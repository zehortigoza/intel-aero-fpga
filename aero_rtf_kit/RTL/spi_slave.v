==> flow/design.v <==
module spi_slave(
    clk,
    sclk,
    miso,
    mosi,
    ss,
    rx_byte_available,
    rx_byte,
    tx_byte_ready_to_write,
    tx_byte
);
input wire clk;
input wire sclk;
input wire ss;
input wire mosi;
output reg rx_byte_available = 0;
output reg [0 : 7] rx_byte = 0;
reg [2 : 0] rx_index = 3'd0;
output reg miso = 1'b0;
output reg tx_byte_ready_to_write = 1'b0;
input wire [0 : 7] tx_byte;
reg [2 : 0] tx_index = 3'd0;
reg [1 :0] sclk_reg;
reg [1 :0] ss_reg;
wire sclk_rissing_edge;
wire sclk_falling_edge;
wire ss_falling_edge;
assign sclk_rissing_edge = (sclk_reg == 2'b01);
assign sclk_falling_edge = (sclk_reg == 2'b10);
assign ss_falling_edge = (ss_reg == 2'b10);
always @ (posedge clk) begin
    sclk_reg[0] <= sclk;
    sclk_reg[1] <= sclk_reg[0];
    ss_reg[0] <= ss;
    ss_reg[1] <= ss_reg[0];
end
always @ (posedge clk) begin
    if (ss_falling_edge) begin
        rx_index <= 3'd0;
        rx_byte_available <= 0;
    end else if (sclk_rissing_edge) begin
        rx_byte[rx_index] <= mosi;
        rx_index <= rx_index + 3'd1;
        if (rx_index == 3'd7) begin
            rx_byte_available <= 1;
        end else begin
            rx_byte_available <= 0;
        end
    end
end
always @ (posedge clk) begin
    if (ss_falling_edge) begin
        tx_index <= 3'd1;
        tx_byte_ready_to_write <= 0;
    end else if (sclk_falling_edge) begin
        miso <= tx_byte[tx_index];
        tx_index <= tx_index + 3'd1;
        if (tx_index == 3'd7) begin
            tx_byte_ready_to_write <= 1;
        end else begin
            tx_byte_ready_to_write <= 0;
        end
    end
end
endmodule
## From RTL to reports: spi_slave

Tool output for the design above, in the order of the flow.
Line numbers count from 1 in the design file above.
Not given: n/a

| design | value |
|---|---|
| top module | spi_slave |
| clock port | clk |
| cell library | sky130hd |
| timing corner | tt_025C_1v80 |

## After elaboration

Source: Yosys, flattened and elaborated, memories not mapped. Widths are those after wreduce. Registers that Yosys merges into a memory's read port (data or address) are not register bits. Print and check cells do not count. Equal cells are merged and count once.

| bit counts | value |
|---|---|
| bits in registers | 21 |
| input port bits | 12 |
| word-level cells | 29 |

| cells by class | value |
|---|---|
| add/subtract/negate cells | 5 |
| equality and inequality tests | 5 |
| shifts and indexed selects | 3 |
| mux-type cells | 2 |
| bitwise logic cells | 4 |
| reduce/logical cells | 2 |

Operators with widths:

| kind | number |
|---|---|
| variable shift 1 x 32 -> 8 bit | 1 |
| variable shift 1 x 32 -> 8 bit (first input constant) | 1 |
| negation 4 -> 32 bit | 1 |
| subtractor 3 x 3 -> 4 bit (first input constant) | 2 |
| variable part select 8 x 4 -> 1 bit | 1 |
| bitwise AND 8 bit | 1 |
| OR 8 bit | 1 |
| inverter 8 bit | 1 |
| adder 3 x 1 -> 3 bit (second input constant) | 2 |
| == test 3 bit (second input constant) | 2 |
| == test 2 bit (second input constant) | 2 |
| AND reduction 2 bit | 2 |
| == test 2 x 1 -> 1 bit (second input constant) | 1 |
| 2-to-1 mux 1 bit | 2 |
| inverter 1 bit | 1 |

## Depth

Depth = most cells in a row (Yosys ltp): at word level without a register or memory, in the mapped netlist without a sequential cell, where the memories' decode and read muxes count.

| logic depth | value |
|---|---|
| depth after elaboration | 6 |
| ABC_AREA | 0 |
| mapped depth | 5 |
| mapped depth without buffers | 5 |

## Netlist

Source: synth_stat.txt of the flow (Yosys; design flattened, memories mapped). It holds for the ABC_AREA given above (unset counts as 0); a run with the other value may have another netlist.

Cell types:

| cell type | number | area in all (um^2) |
|---|---|---|
| sky130_fd_sc_hd__edfxtp_1 | 9 | 270.259 |
| sky130_fd_sc_hd__dfxtp_1 | 12 | 240.23 |
| sky130_fd_sc_hd__mux2_2 | 9 | 101.347 |
| sky130_fd_sc_hd__ha_1 | 5 | 62.56 |
| sky130_fd_sc_hd__mux2i_1 | 6 | 60.058 |
| sky130_fd_sc_hd__mux4_1 | 2 | 52.55 |
| sky130_fd_sc_hd__nor2_1 | 9 | 33.782 |
| sky130_fd_sc_hd__nor2b_1 | 4 | 25.024 |
| sky130_fd_sc_hd__nand2b_1 | 3 | 18.768 |
| sky130_fd_sc_hd__nand4b_1 | 2 | 17.517 |
| sky130_fd_sc_hd__xor2_1 | 2 | 17.517 |
| sky130_fd_sc_hd__nor3b_1 | 2 | 15.014 |
| sky130_fd_sc_hd__nor4_1 | 2 | 12.512 |
| sky130_fd_sc_hd__clkbuf_1 | 3 | 11.261 |
| sky130_fd_sc_hd__nand2_1 | 3 | 11.261 |
| sky130_fd_sc_hd__nor4bb_1 | 1 | 10.01 |
| sky130_fd_sc_hd__buf_2 | 1 | 5.005 |
| sky130_fd_sc_hd__nor3_1 | 1 | 5.005 |

| mapped netlist | value |
|---|---|
| cells in the netlist | 76 |
| synthesis area | 969.7 um^2 |
| area of sequential cells | 510.5 um^2 |
| flip-flop cells | 21 |
| buffer cells | 4 |

## Timing after synthesis

Path of least setup slack by OpenSTA after synthesis, without wires, with an ideal clock, recovery checks aside; 20% of the period is set as input and as output delay. Where synthesis merged equal registers, the netlist keeps one of their names.

| timing post-synthesis | value |
|---|---|
| kind | register to register |
| from | register rx_index[0] |
| to | register rx_byte[5] |
| period | 2.99 ns |
| launch time at the first pin | 0.000 ns |
| arrival | 1.525 ns |
| required time | 2.730 ns |
| slack | 1.205 ns |
| delay of the path | 1.785 ns |
| stages on the path | 6 |
| period reached after synthesis | 1.785 ns |

"delay of the path" = arrival - input delay + setup time.
"stages on the path" counts driving pins, that of a launching flip-flop among them; a cell with two outputs on the path counts twice.
"period reached after synthesis" = period - worst setup slack (recovery checks aside). The figure is calculated, with input and output delays left at 20% of the set period.
The rows between start and end are the longest chain of elaborated cells between them; the timing report does not say that the signal goes this way. Where chains are equally long, one stands for them.
A line is the first line of the expression or statement that the cell stems from. Yosys adds cells for indexed reads and writes and turns some case tables into memories.

| between the ends, post-synthesis | value |
|---|---|
| cells stage by stage | sky130_fd_sc_hd__dfxtp_1 sky130_fd_sc_hd__ha_1 sky130_fd_sc_hd__ha_1 sky130_fd_sc_hd__nand2_1 sky130_fd_sc_hd__nor4bb_1 sky130_fd_sc_hd__mux2_2 |
| length of the longest elaborated chain | 6 |
| elaborated cells on any way between the ends | 7 |
| those cells by class | add/sub (2); shift (2); logic (3) |

RTL lines, path post-synthesis:

| item | line | text |
|---|---|---|
| start: declaration | 18 | `reg [2 : 0] rx_index = 3'd0;` |
| start: assignment | 39 | `rx_index <= 3'd0;` |
| start: assignment | 43 | `rx_index <= rx_index + 3'd1;` |
| subtractor 3 x 3 -> 4 bit | 42 | `rx_byte[rx_index] <= mosi;` |
| negation 4 -> 32 bit | 42 |  |
| variable shift 1 x 32 -> 8 bit | 42 |  |
| inverter 8 bit | 42 |  |
| bitwise AND 8 bit | 42 |  |
| OR 8 bit | 42 |  |
| end: assignment | 42 |  |
| end: declaration | 17 | `output reg [0 : 7] rx_byte = 0;` |

## Worst path after layout

Path of least setup slack in the final report of run A (OpenROAD, finished layout, wires in). Where an end is a register, its clock arrival counts in the times.

| timing after layout | value |
|---|---|
| kind | register to register |
| from | register rx_index[1] |
| to | register rx_byte[5] |
| period | 1.47 ns |
| launch time at the first pin | 0.26 ns |
| arrival | 1.78 ns |
| required time | 1.49 ns |
| slack | -0.29 ns |
| stages on the path | 6 |

The rows between start and end are the longest chain of elaborated cells between them; the timing report does not say that the signal goes this way. Where chains are equally long, one stands for them.

| between the ends, after layout | value |
|---|---|
| cells stage by stage | sky130_fd_sc_hd__dfxtp_2 sky130_fd_sc_hd__ha_4 sky130_fd_sc_hd__ha_4 sky130_fd_sc_hd__nand2_4 sky130_fd_sc_hd__nor4bb_4 sky130_fd_sc_hd__mux2_4 |
| length of the longest elaborated chain | 6 |
| elaborated cells on any way between the ends | 7 |
| those cells by class | add/sub (2); shift (2); logic (3) |

RTL lines, path after layout:

| item | line | text |
|---|---|---|
| start: declaration | 18 | `reg [2 : 0] rx_index = 3'd0;` |
| start: assignment | 39 | `rx_index <= 3'd0;` |
| start: assignment | 43 | `rx_index <= rx_index + 3'd1;` |
| subtractor 3 x 3 -> 4 bit | 42 | `rx_byte[rx_index] <= mosi;` |
| negation 4 -> 32 bit | 42 |  |
| variable shift 1 x 32 -> 8 bit | 42 |  |
| inverter 8 bit | 42 |  |
| bitwise AND 8 bit | 42 |  |
| OR 8 bit | 42 |  |
| end: assignment | 42 |  |
| end: declaration | 17 | `output reg [0 : 7] rx_byte = 0;` |

==> runs of spi_slave <==
Below are 2 stored runs of the flow (Yosys, OpenROAD; platform sky130hd) on spi_slave, each with its settings and what was measured, unordered. Constraints: input delay and output delay 20% of the set period each, output load 0.01 pF.
"period reached" means the clock period less the worst setup slack. The figure is calculated, with input and output delays left at 20% of the set period.
"time on the worst setup path" is the time allowed to the run's worst setup path (the clock period less input and output delay, where it has them) less its slack. Clock arrival times count: a late capture clock shortens it, a late launch clock lengthens it.
"power" is the tool's figure for a default switching activity; nothing was simulated.
A setting shown as . is not set for that run.

| run name | period_ns | CORE_UTILIZATION | PLACE_DENSITY_LB_ADDON | CORE_ASPECT_RATIO | CAP_MARGIN | SLEW_MARGIN | CORE_MARGIN | SETUP_SLACK_MARGIN | CELL_PAD_IN_SITES_GLOBAL_PLACEMENT | GPL_TIMING_DRIVEN | CTS_CLUSTER_SIZE | CTS_CLUSTER_DIAMETER | MIN_ROUTING_LAYER | MAX_ROUTING_LAYER | worst setup slack after layout (ns) | power (W) | smallest hold slack (ns) | chip area in the Yosys report (um^2) | setup TNS (ns) | time on the worst setup path (ns) | type of the worst setup path | utilization in the final report (%) | period reached (ns) | std-cell area (final layout) (um^2) | total die area (um^2) |
|---|---|---|---|---|---|---|---|---|---|---|---|---|---|---|---|---|---|---|---|---|---|---|---|---|---|
| run A | 1.47 | 31 | 0.11 | 0.61 | 10 | 0 | 2 | . | . | . | . | . | . | . | -0.289 | 0.001673 | 0.355 | 969.7 | -1.779 | 1.76 | register to register | 51.5 | 1.759 | 1,498.9 | 3,605.1 |
| run B | 1.84 | 40 | 0.01 | 1.05 | 20 | 40 | 2 | 0.12 | 1 | 0 | 58 | 197 | met2 | met4 | 0.096 | 0.001172 | 0.359 | 969.7 | 0.000 | 1.74 | register to register | 57.4 | 1.744 | 1,331.3 | 2,834.1 |
