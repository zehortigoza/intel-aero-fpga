==> flow/design.v <==
module pwm (
       input clk,
		 input resetn,
		 output pwm,
		 input pwm_on,
		 input pwm_enb,
		 input [7:0]pwmDutyl,
		 input [7:0]pwmDutyh,
		 input [7:0]pwmFreql,
		 input [7:0]pwmFreqh
		);
reg [15:0]pwmDutyReg;
reg [15:0]pwmFreqReg;
reg pwmClk;
wire [15:0]pwmFreqR;
wire [15:0]pwmDutyR;
reg [1:0]pwmClkBuf;
reg pwm_r;
assign pwm = pwm_r;
assign pwmDutyR = {pwmDutyh,pwmDutyl};
assign pwmFreqR = {pwmFreqh,pwmFreql};
always @(posedge clk or negedge resetn) begin
   if(~resetn)  begin
      pwmFreqReg <= 16'h0000;
      pwmClk <= 0;
   end	
   else if ((pwmFreqReg > pwmFreqR) || ~pwm_on || ~pwm_enb) begin
      pwmFreqReg <= 16'h0000;
      pwmClk <= 0;
   end 
	else if (pwmFreqReg == pwmFreqR)begin
      pwmClk <= ~pwmClk;
      pwmFreqReg <= 16'h0000;
   end 
	else
      pwmFreqReg <= pwmFreqReg + 16'h0001;
end
always @(posedge clk) begin
	pwmClkBuf[1:0] <= {pwmClkBuf[0],pwmClk};  
end
always @(posedge clk  or negedge resetn) begin
  if (~resetn)
     pwmDutyReg <= 16'h0000;     
  else if ((pwmDutyR == 0) || ~pwm_on || ~pwm_enb) 
     pwmDutyReg <= 16'h0000;
  else if( ~pwmClkBuf[1] && pwmClkBuf[0])      
     pwmDutyReg <= pwmDutyReg + 16'h0000;
  else 
     pwmDutyReg <= pwmDutyReg + 16'h0001;
end
always @(posedge clk) begin
   if (pwmDutyReg >= pwmDutyR)
      pwm_r <= 0;
   else if(pwmDutyReg == 0)
      pwm_r <= 0;
	else 
	   pwm_r <= 1;
end
endmodule   
======== Step by step through the tools: pwm ========
The steps from the RTL of pwm to its reports follow in flow order.
Line numbers count from 1 in the design file above.
Library cell names are shortened.
The mark n/a stands for no value.
inputs
  top module .............................. pwm
  clock input ............................. clk
  cell library ............................ sky130hd
  library corner .......................... tt_025C_1v80

======== Elaborated design ========
Counts by Yosys on the flattened word-level netlist (proc, flatten, opt, wreduce; memories kept). Register bits leave out memories and registers merged into their read ports (data or address). Print and check cells are left out. Cells with the same type and inputs are merged into one.
cells by class
  bitwise gates (word level) .............. 4
  multiplexer cells ....................... 7
  $mul .................................... 0
  divide/modulo/power cells ............... 0
  equality and inequality tests ........... 2
  $add $sub $neg .......................... 2
  magnitude comparators ................... 2
  reductions and logical operators ........ 8
  shift operators ......................... 0
operators with widths
  operator                                        number
  two-way mux 16 bit                              4
  adder 16 x 1 -> 16 bit (second input constant)  2
  zero test 16 bit                                2
  greater-or-equal comparator 16 bit              1
  > comparator 16 bit                             1
  == test 16 bit                                  1
  logical OR 1 bit                                4
  NOT 1 bit                                       4
  two-way mux 1 bit                               3
  inequality test 2 bit (second input constant)   1
  nonzero test 2 bit                              1
  logical AND 1 bit                               1
storage and ports
  input bits .............................. 36
  memories kept ........................... 0
  elaborated cells ........................ 30
  memory bits (writable) .................. 0
  bits in read-only memories .............. 0
  register bits after elaboration ......... 36
  latch bits .............................. 0
  output and inout port bits .............. 1
  clocked read ports x word width ......... 0

======== Logic depth ========
Longest topological path by Yosys (ltp), each cell counted once; first at word level (registers and memories cut), then after technology mapping (sequential cells cut; the memories' decode and read muxes count).
depth
  depth after elaboration ................. 4
  ABC_AREA ................................ 0
  gate-level depth with buffers ........... 8
  gate-level depth less buffers ........... 7

======== Mapped cells and area ========
Source: synth_stat.txt of the flow (Yosys; design flattened, memories mapped). It holds for the ABC_AREA given above (unset counts as 0); a run with the other value may have another netlist.
cells by type
  type       number  area in all (µm²)
  dfrtp_1    33      825.792
  ha_1       35      437.92
  inv_1      40      150.144
  nor2_1     34      127.622
  xor2_1     14      122.618
  xnor2_1    12      105.101
  a21oi_1    14      70.067
  nand4_1    11      68.816
  nand2_1    17      63.811
  dfxtp_1    3       60.058
  o21ai_0    9       45.043
  nor4_1     6       37.536
  nand3_1    7       35.034
  nand4bb_4  1       27.526
  nand4_2    2       25.024
  nor3_2     2       20.019
  and3_1     3       18.768
  nand2b_1   3       18.768
Not listed: further types 24, cells in them 33.
synthesis totals
  flip-flops .............................. 36
  area of sequential cells ................ 885.8 µm²
  cells in the netlist .................... 279
  synthesis area .......................... 2534.9 µm²
  buffers ................................. 2

======== Timing after synthesis ========
Source: OpenSTA report_checks on the synthesized netlist (no wires, ideal clock, input and output delay 20% of the period each), path of least setup slack; recovery checks are left aside. Register names are those of the netlist, which keeps one name where synthesis merged equal registers.
path after synthesis
  path kind ............................... register to register
  start ................................... reg pwmDutyReg[3]
  end ..................................... reg pwm_r
  path buffers ............................ 0
  setup time .............................. 0.058 ns
  time at the first pin ................... 0.000 ns
  stages .................................. 6
  slack ................................... 0.065 ns
  arrival ................................. 1.637 ns
  clock period ............................ 1.76 ns
  required time ........................... 1.702 ns
  delay of the path ....................... 1.695 ns
  synthesis period reached ................ 1.695 ns
"delay of the path" = arrival - input delay + setup time.
"stages": output pins that drive a net of the path, with the launching flip-flop's if there is one; two outputs of one cell count as two.
"synthesis period reached" is the clock period less the worst setup slack; recovery checks do not enter. This is arithmetic on one report: input and output delays are still those of the set period (20% each).
Between the ends stands the longest chain of elaborated cells between them, by number of cells; it is not shown to be the way that was timed. Of several equally long chains one is given.
A line is the first line of the expression or statement that the cell stems from. Yosys adds cells for indexed reads and writes and turns some case tables into memories.
A register here has more assigning lines than the two given.
between the ends, after synthesis
  path through ............................ dfrtp_1 > ha_1 > a2111oi_2 > o21ai_0 > a2111oi_1 > o211a_1
  length of the longest elaborated chain .. 2
  elaborated cells on any way between the ends .. 3
  source lines of those cells ............. 2
  those cells by class .................... compare: 1; mux: 1; reduce/logical: 1
ends and longest elaborated chain, after synthesis
  item               RTL line  text
  from (decl)        12        reg [15:0]pwmDutyReg;
  from (assign)      47        pwmDutyReg <= pwmDutyReg + 16'h0000;
  from (assign)      49        pwmDutyReg <= pwmDutyReg + 16'h0001;
  zero test 16 bit   54        else if(pwmDutyReg == 0)
  two-way mux 1 bit  54
  to (assign)        53        pwm_r <= 0;
  to (assign)        55        pwm_r <= 0;
  to (decl)          18        reg pwm_r;

pwm: 2 stored runs of the Yosys and OpenROAD flow on sky130hd. The settings differ; the order carries no meaning. The constraints put input and output delay at 20% of the set period each and load the outputs with 0.01 pF.

---- stored run 1 ----
settings
  period_ns = 1.12
  CORE_UTILIZATION = 63
  PLACE_DENSITY_LB_ADDON = 0.15
  CELL_PAD_IN_SITES_GLOBAL_PLACEMENT = 0
  CELL_PAD_IN_SITES_DETAIL_PLACEMENT = 2
  ABC_AREA = 0
  GPL_TIMING_DRIVEN = 1
  CTS_CLUSTER_DIAMETER = 185
  SLEW_MARGIN = 5
  CAP_MARGIN = 20
  CORE_MARGIN = 2
results
  incomplete, placement halted on DPL-0033

---- stored run 2 ----
settings
  period_ns = 1.54
  CORE_UTILIZATION = 70
  SETUP_SLACK_MARGIN = 0.3
  PLACE_DENSITY_LB_ADDON = 0.14
  CORE_MARGIN = 4
  ABC_AREA = 1
  GPL_ROUTABILITY_DRIVEN = 1
  CTS_CLUSTER_SIZE = 44
  SLEW_MARGIN = 5
  MIN_ROUTING_LAYER = met2
  CAP_MARGIN = 20
results
  incomplete, clock tree synthesis halted on DPL-0038
