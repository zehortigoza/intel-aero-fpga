==> flow/design.v <==
module uart(clk, resetn, uart_baud_regl, uart_baud_regh, uart_tx_reg, 
            uart_rx_reg, uart_txd, uart_rxd, uart_tx_on, uart_rx_dat_rdy, uart_tx_busy);
input clk;
input resetn;
input uart_rxd;
input [7:0] uart_tx_reg;
input uart_tx_on;
input [7:0] uart_baud_regl;
input [7:0] uart_baud_regh;
output uart_txd;
output uart_tx_busy;
output uart_rx_dat_rdy;
output [7:0] uart_rx_reg;
wire [15:0]uart_baud_reg = {uart_baud_regh,uart_baud_regl};
reg [15:0] uart_tx_baud_buf;
reg [10:0] uart_tx_buf;
reg uart_tx_tick;
reg transmit;
assign uart_tx_busy = ~transmit;
reg [15:0] uart_rx_baud_buf;
reg uart_rx_tick;
reg [3:0] uart_bit_count;
reg [7:0] uart_rx_reg;
reg [7:0] uart_rx_buf;
reg uart_rx_dat_rdy;
reg uart_rxd_r;
assign uart_txd = uart_tx_buf[0];
always @(posedge clk) begin
   if(~resetn) begin
      uart_tx_baud_buf <= 0;
      uart_tx_tick <= 1'b0;
   end
   else if (uart_tx_baud_buf == uart_baud_reg-1) begin
      uart_tx_baud_buf <= 0;
      uart_tx_tick <= 1'b1;
   end
   else begin
      uart_tx_tick <= 1'b0;
      uart_tx_baud_buf <= uart_tx_baud_buf + 1'b1;
   end
end
always @(posedge clk) begin
   if(~resetn) begin
      uart_tx_buf <= {11'b00000000001};
      transmit <= 1'b1;
   end
   else begin		
      if(!transmit & uart_tx_tick) begin
       	 uart_tx_buf <= {1'b0,uart_tx_buf[10:1]};
	       transmit <= ~|uart_tx_buf[10:1];
      end		
      else if(transmit & uart_tx_on) begin
         uart_tx_buf[10:1] <= {1'b1,uart_tx_reg,1'b0};
         transmit <= 1'b0;		
      end
      else begin
	      transmit <= ~|uart_tx_buf[10:1];
      end
   end		
end
always @(posedge clk)
   uart_rxd_r <= uart_rxd;
wire uart_edge = uart_rxd ^ uart_rxd_r;  
always @(posedge clk) begin
   if(~resetn) begin
      uart_rx_baud_buf <= 0;
      uart_rx_tick <= 1'b0;
   end
   else if (uart_rx_baud_buf == (uart_baud_reg - 1) || uart_edge) begin
      uart_rx_baud_buf <= 0;
   end
      else if (uart_rx_baud_buf == (uart_baud_reg/2)) begin
         uart_rx_tick <= 1'b1;
         uart_rx_baud_buf <= uart_rx_baud_buf + 1'b1;
      end
   else begin
      uart_rx_tick <= 1'b0;
      uart_rx_baud_buf <= uart_rx_baud_buf + 1'b1;
   end
end
reg [1:0] state;
parameter WAITING = 2'b00, READING = 2'b01, STOP = 2'b10, RECOVER = 2'b11;
always @(posedge clk) begin
   if(~resetn) begin
      state <= WAITING;
      uart_bit_count <= 0;
      uart_rx_buf <= 0;
      uart_rx_dat_rdy <= 1'b0;
      uart_rx_reg <= 0;
   end
   else begin
      uart_rx_dat_rdy <= 1'b0;
      case (state) 
         WAITING : begin
		   if(!uart_edge & uart_rx_tick && !uart_rxd_r) begin
		      state <= READING;
		      uart_bit_count <= 0;
		   end
         end
	 READING : begin
                   if(uart_rx_tick) begin
                      uart_rx_buf <= {uart_rxd_r,uart_rx_buf[7:1]};
		      uart_bit_count <= uart_bit_count + 1'b1;
		      if (uart_bit_count == 4'h7) 
		         state <= STOP;
		   end
	 end
	 STOP    : begin
		 if (uart_rx_tick) begin
		    if (uart_rxd_r) begin
		       uart_rx_reg <= uart_rx_buf;
		       uart_rx_dat_rdy <= 1'b1;
	               state <= WAITING;
	            end
	            else begin
	               state <= RECOVER;
	            end
                 end					
         end
         RECOVER  : begin
		  if (uart_rx_tick) begin
		     if (uart_rxd_r) state <= WAITING;
		  end				
	  end
      endcase
   end
end
endmodule
# Reports on uart
# Tool output for the design above, in the order of the flow.
# Line numbers count from 1 in the design file above.
# The mark - stands for no value.
[inputs] top="uart" clock="clk" library="sky130hd" corner="tt_025C_1v80"

# After elaboration
# Source: Yosys, flattened and elaborated, memories not mapped. Widths are those after wreduce. Registers that Yosys merges into a memory's read port (data or address) are not register bits. Print and check cells do not count. Equal cells are merged and count once.
[bits] ff_bits=70 latchBits=0 ram_bits=0 rom_bits=0 clocked_rd_ports_x_width=0 mem_count=0 inputBits=28 output_inout_bits=11 wordCells=74
[op_classes] n_addsub=4 n_mul=0 div=0 compare=0 eq_ne=13 n_shift=0 mux=18 logic=6 reduce_and_logical=19
[ops] operator="16-bit by 32-bit == test with 1-bit output" count=2
[ops] operator="16-bit by 1-bit adder with 16-bit output (second input constant)" count=2
[ops] operator="9-bit 2-to-1 mux" count=2
[ops] operator="16-bit by 1-bit subtractor with 17-bit output (second input constant)" count=1
[ops] operator="16-bit by 15-bit == test with 1-bit output" count=1
[ops] operator="2-bit 2-to-1 mux" count=7
[ops] operator="2-bit inequality test (second input constant)" count=6
[ops] operator="10-bit OR reduction" count=1
[ops] operator="3-bit AND reduction" count=3
[ops] operator="4-bit parallel mux with 2-bit select" count=1
[ops] operator="2-bit parallel mux with 4-bit select" count=1
[ops] operator="4-bit 2-to-1 mux" count=2
[ops] operator="7-bit AND reduction" count=1
[ops] operator="2-bit OR reduction" count=3
[ops] operator="1-bit 2-to-1 mux" count=5
[ops] operator="1-bit logical NOT" count=4
[ops] operator="2-bit == test (second input constant)" count=2
[ops] operator="2-bit nonzero test" count=2
[ops] operator="4-bit by 1-bit adder with 4-bit output (second input constant)" count=1
[ops] operator="4-bit by 3-bit == test with 1-bit output (second input constant)" count=1
[ops] operator="4-bit nonzero test" count=1
[ops] operator="1-bit bitwise AND" count=3
[ops] operator="1-bit inverter" count=2
[ops] operator="2-bit by 1-bit == test with 1-bit output (second input constant)" count=1
[ops] operator="2-bit logical NOT" count=1
[ops] operator="2-bit AND reduction" count=1
[ops] operator="1-bit bitwise XOR" count=1
[ops] operator="1-bit logical AND" count=1
[ops] operator="1-bit logical OR" count=1

# Longest topological paths
# Yosys ltp: most cells in a row. Word level: on the elaborated netlist, between registers, memories and ports. Mapped: between sequential cells and ports; inverters and the memories' decode and read muxes count.
[logic_depth] word_depth=6 abc_area=0 mapped_depth=10

# Mapped cells and area
# The flow's flattened synthesis, as Yosys stat reports it; memories are mapped. The netlist is that of the ABC_AREA named above (0 if unset); the other value can give another one.
# The area totals of this step are shown rounded.
[synth_totals] cells=485 yosys_area_um2=4024 seq_area_um2=1441 flip_flops=72
[types] type="sky130_fd_sc_hd__dfxtp_1" count=72
[types] type="sky130_fd_sc_hd__xnor2_1" count=39
[types] type="sky130_fd_sc_hd__xor2_1" count=36
[types] type="sky130_fd_sc_hd__nor2_1" count=61
[types] type="sky130_fd_sc_hd__nand2_1" count=50
[types] type="sky130_fd_sc_hd__a21oi_1" count=31
[types] type="sky130_fd_sc_hd__nand3_1" count=30
[types] type="sky130_fd_sc_hd__xnor3_1" count=5
[types] type="sky130_fd_sc_hd__clkbuf_1" count=22
[types] type="sky130_fd_sc_hd__nand4_1" count=12
[types] type="sky130_fd_sc_hd__a22oi_1" count=9
[types] type="sky130_fd_sc_hd__nor4_1" count=9
[types] type="sky130_fd_sc_hd__ha_1" count=4
[types] type="sky130_fd_sc_hd__inv_1" count=13
[types] type="sky130_fd_sc_hd__xor3_1" count=2
[types] type="sky130_fd_sc_hd__mux2i_1" count=4
[types] type="sky130_fd_sc_hd__nor3_1" count=8
[types] type="sky130_fd_sc_hd__and3_1" count=6
# Other cell types: 34; their cells: 72.

# Worst setup path after synthesis
# Path of least setup slack by OpenSTA after synthesis, without wires, with an ideal clock, recovery checks aside; 20% of the period is set as input and as output delay. Where synthesis merged equal registers, the netlist keeps one of their names.
[synth_path] path_type="in2reg" from="input uart_baud_regl[4]" to="register uart_tx_baud_buf[8]" tclk_ns=3.83 input_delay_ns=0.766 setup_ns=0.115 launch_ns=0.766 t_arrival_ns=3.146 required_ns=3.715 slack_ns=0.569 delay_ns=2.495 driving_pins=10 n_path_buf=3 synth_period_reached_ns=3.261
# "delay_ns" is the arrival time less input delay plus setup time.
# "driving_pins" counts driving pins, that of a launching flip-flop among them; a cell with two outputs on the path counts twice.
# "synth_period_reached_ns" is the clock period less the worst setup slack; recovery checks do not enter. This is arithmetic on one report: input and output delays are still those of the set period (20% each).
# The rows between start and end are the longest chain of elaborated cells between them; the timing report does not say that the signal goes this way. Where chains are equally long, one stands for them.
# A line is the first line of the expression or statement that the cell stems from. Yosys adds cells for indexed reads and writes and turns some case tables into memories.
# A register here has more assigning lines than the two given.
[synth_via] path_cell_list="sky130_fd_sc_hd__buf_2 -> sky130_fd_sc_hd__or4_1 -> sky130_fd_sc_hd__buf_2 -> sky130_fd_sc_hd__or4_1 -> sky130_fd_sc_hd__a21oi_1 -> sky130_fd_sc_hd__o2111ai_1 -> sky130_fd_sc_hd__or4_4 -> sky130_fd_sc_hd__o21ai_4 -> sky130_fd_sc_hd__buf_6 -> sky130_fd_sc_hd__nor2_1" elab_chain_cells=3
[synth_rtl] item="from (decl)" line_no=8 source="input [7:0] uart_baud_regl;"
[synth_rtl] item="16-bit by 1-bit subtractor with 17-bit output" line_no=33 source="else if (uart_tx_baud_buf == uart_baud_reg-1) begin"
[synth_rtl] item="16-bit by 32-bit == test with 1-bit output" line_no=33
[synth_rtl] item="2-bit OR reduction"
[synth_rtl] item="to (assign)" line_no=34 source="uart_tx_baud_buf <= 0;"
[synth_rtl] item="to (assign)" line_no=39 source="uart_tx_baud_buf <= uart_tx_baud_buf + 1'b1;"
[synth_rtl] item="to (decl)" line_no=15 source="reg [15:0] uart_tx_baud_buf;"

# Path in the finished layout
# Path of least setup slack in the final report of stored run 1 (OpenROAD, finished layout, wires in). Where an end is a register, its clock arrival counts in the times.
[layout_path] path_type="in2reg" from="input uart_baud_regl[1]" to="register uart_tx_baud_buf[8]" tclk_ns=3.46 input_delay_ns=0.69 setup_ns=0.10 launch_ns=0.69 t_arrival_ns=3.61 required_ns=3.69 slack_ns=0.08 driving_pins=10 n_path_buf=3
# The rows between start and end are the longest chain of elaborated cells between them; the timing report does not say that the signal goes this way. Where chains are equally long, one stands for them.
# A register here has more assigning lines than the two given.
[layout_via] path_cell_list="sky130_fd_sc_hd__clkdlybuf4s50_1 -> sky130_fd_sc_hd__buf_4 -> sky130_fd_sc_hd__or3_1 -> sky130_fd_sc_hd__nor3_1 -> sky130_fd_sc_hd__xor3_1 -> sky130_fd_sc_hd__a211o_1 -> sky130_fd_sc_hd__or4_4 -> sky130_fd_sc_hd__o21ai_4 -> sky130_fd_sc_hd__buf_12 -> sky130_fd_sc_hd__nor2_1" elab_chain_cells=3
[layout_rtl] item="from (decl)" line_no=8 source="input [7:0] uart_baud_regl;"
[layout_rtl] item="16-bit by 1-bit subtractor with 17-bit output" line_no=33 source="else if (uart_tx_baud_buf == uart_baud_reg-1) begin"
[layout_rtl] item="16-bit by 32-bit == test with 1-bit output" line_no=33
[layout_rtl] item="2-bit OR reduction"
[layout_rtl] item="to (assign)" line_no=34 source="uart_tx_baud_buf <= 0;"
[layout_rtl] item="to (assign)" line_no=39 source="uart_tx_baud_buf <= uart_tx_baud_buf + 1'b1;"
[layout_rtl] item="to (decl)" line_no=15 source="reg [15:0] uart_tx_baud_buf;"

Top module uart; platform sky130hd; tools Yosys and OpenROAD; 2 stored runs in no particular order. Input and output delays are each 20% of the period that was set; the output load is 0.01 pF.
"achieved clock period" is the run's clock period less its worst setup slack. It is reckoned from that one timing run; input and output delays stay at 20% of the period that was set.
"worst setup path time": the worst setup path's part of the clock period (all of it between registers, 20% less for each end at a port) less its slack. A launch clock that arrives late makes it longer, a capture clock that arrives late makes it shorter.
The results are shown rounded.
[stored run 1] settings: period_ns=3.46, CORE_UTILIZATION=21, SETUP_SLACK_MARGIN=-0.12, ABC_AREA=0, GPL_ROUTABILITY_DRIVEN=1, CAP_MARGIN=5, SLEW_MARGIN=30, MAX_ROUTING_LAYER=met5, CORE_MARGIN=2
[stored run 1] result: chip area after synthesis (Yosys) 4024 µm², die area 20280 µm², standard-cell area of the final layout 5187 µm², worst setup slack after layout 0.084 ns, worst hold slack 0.451 ns, achieved clock period 3.376 ns, worst setup path time 2.68 ns, worst setup path kind in2reg
[stored run 2] settings: period_ns=4.38, CORE_UTILIZATION=35, PLACE_DENSITY_LB_ADDON=0.03, CORE_ASPECT_RATIO=0.58, CELL_PAD_IN_SITES_GLOBAL_PLACEMENT=0, TNS_END_PERCENT=45, ABC_AREA=0, CTS_CLUSTER_SIZE=10, SLEW_MARGIN=5, MIN_ROUTING_LAYER=met1, CAP_MARGIN=20, CORE_MARGIN=2
[stored run 2] result: chip area after synthesis (Yosys) 4024 µm², die area 12400 µm², standard-cell area of the final layout 4860 µm², worst setup slack after layout 0.342 ns, worst hold slack 0.451 ns, achieved clock period 4.038 ns, worst setup path time 3.16 ns, worst setup path kind in2reg
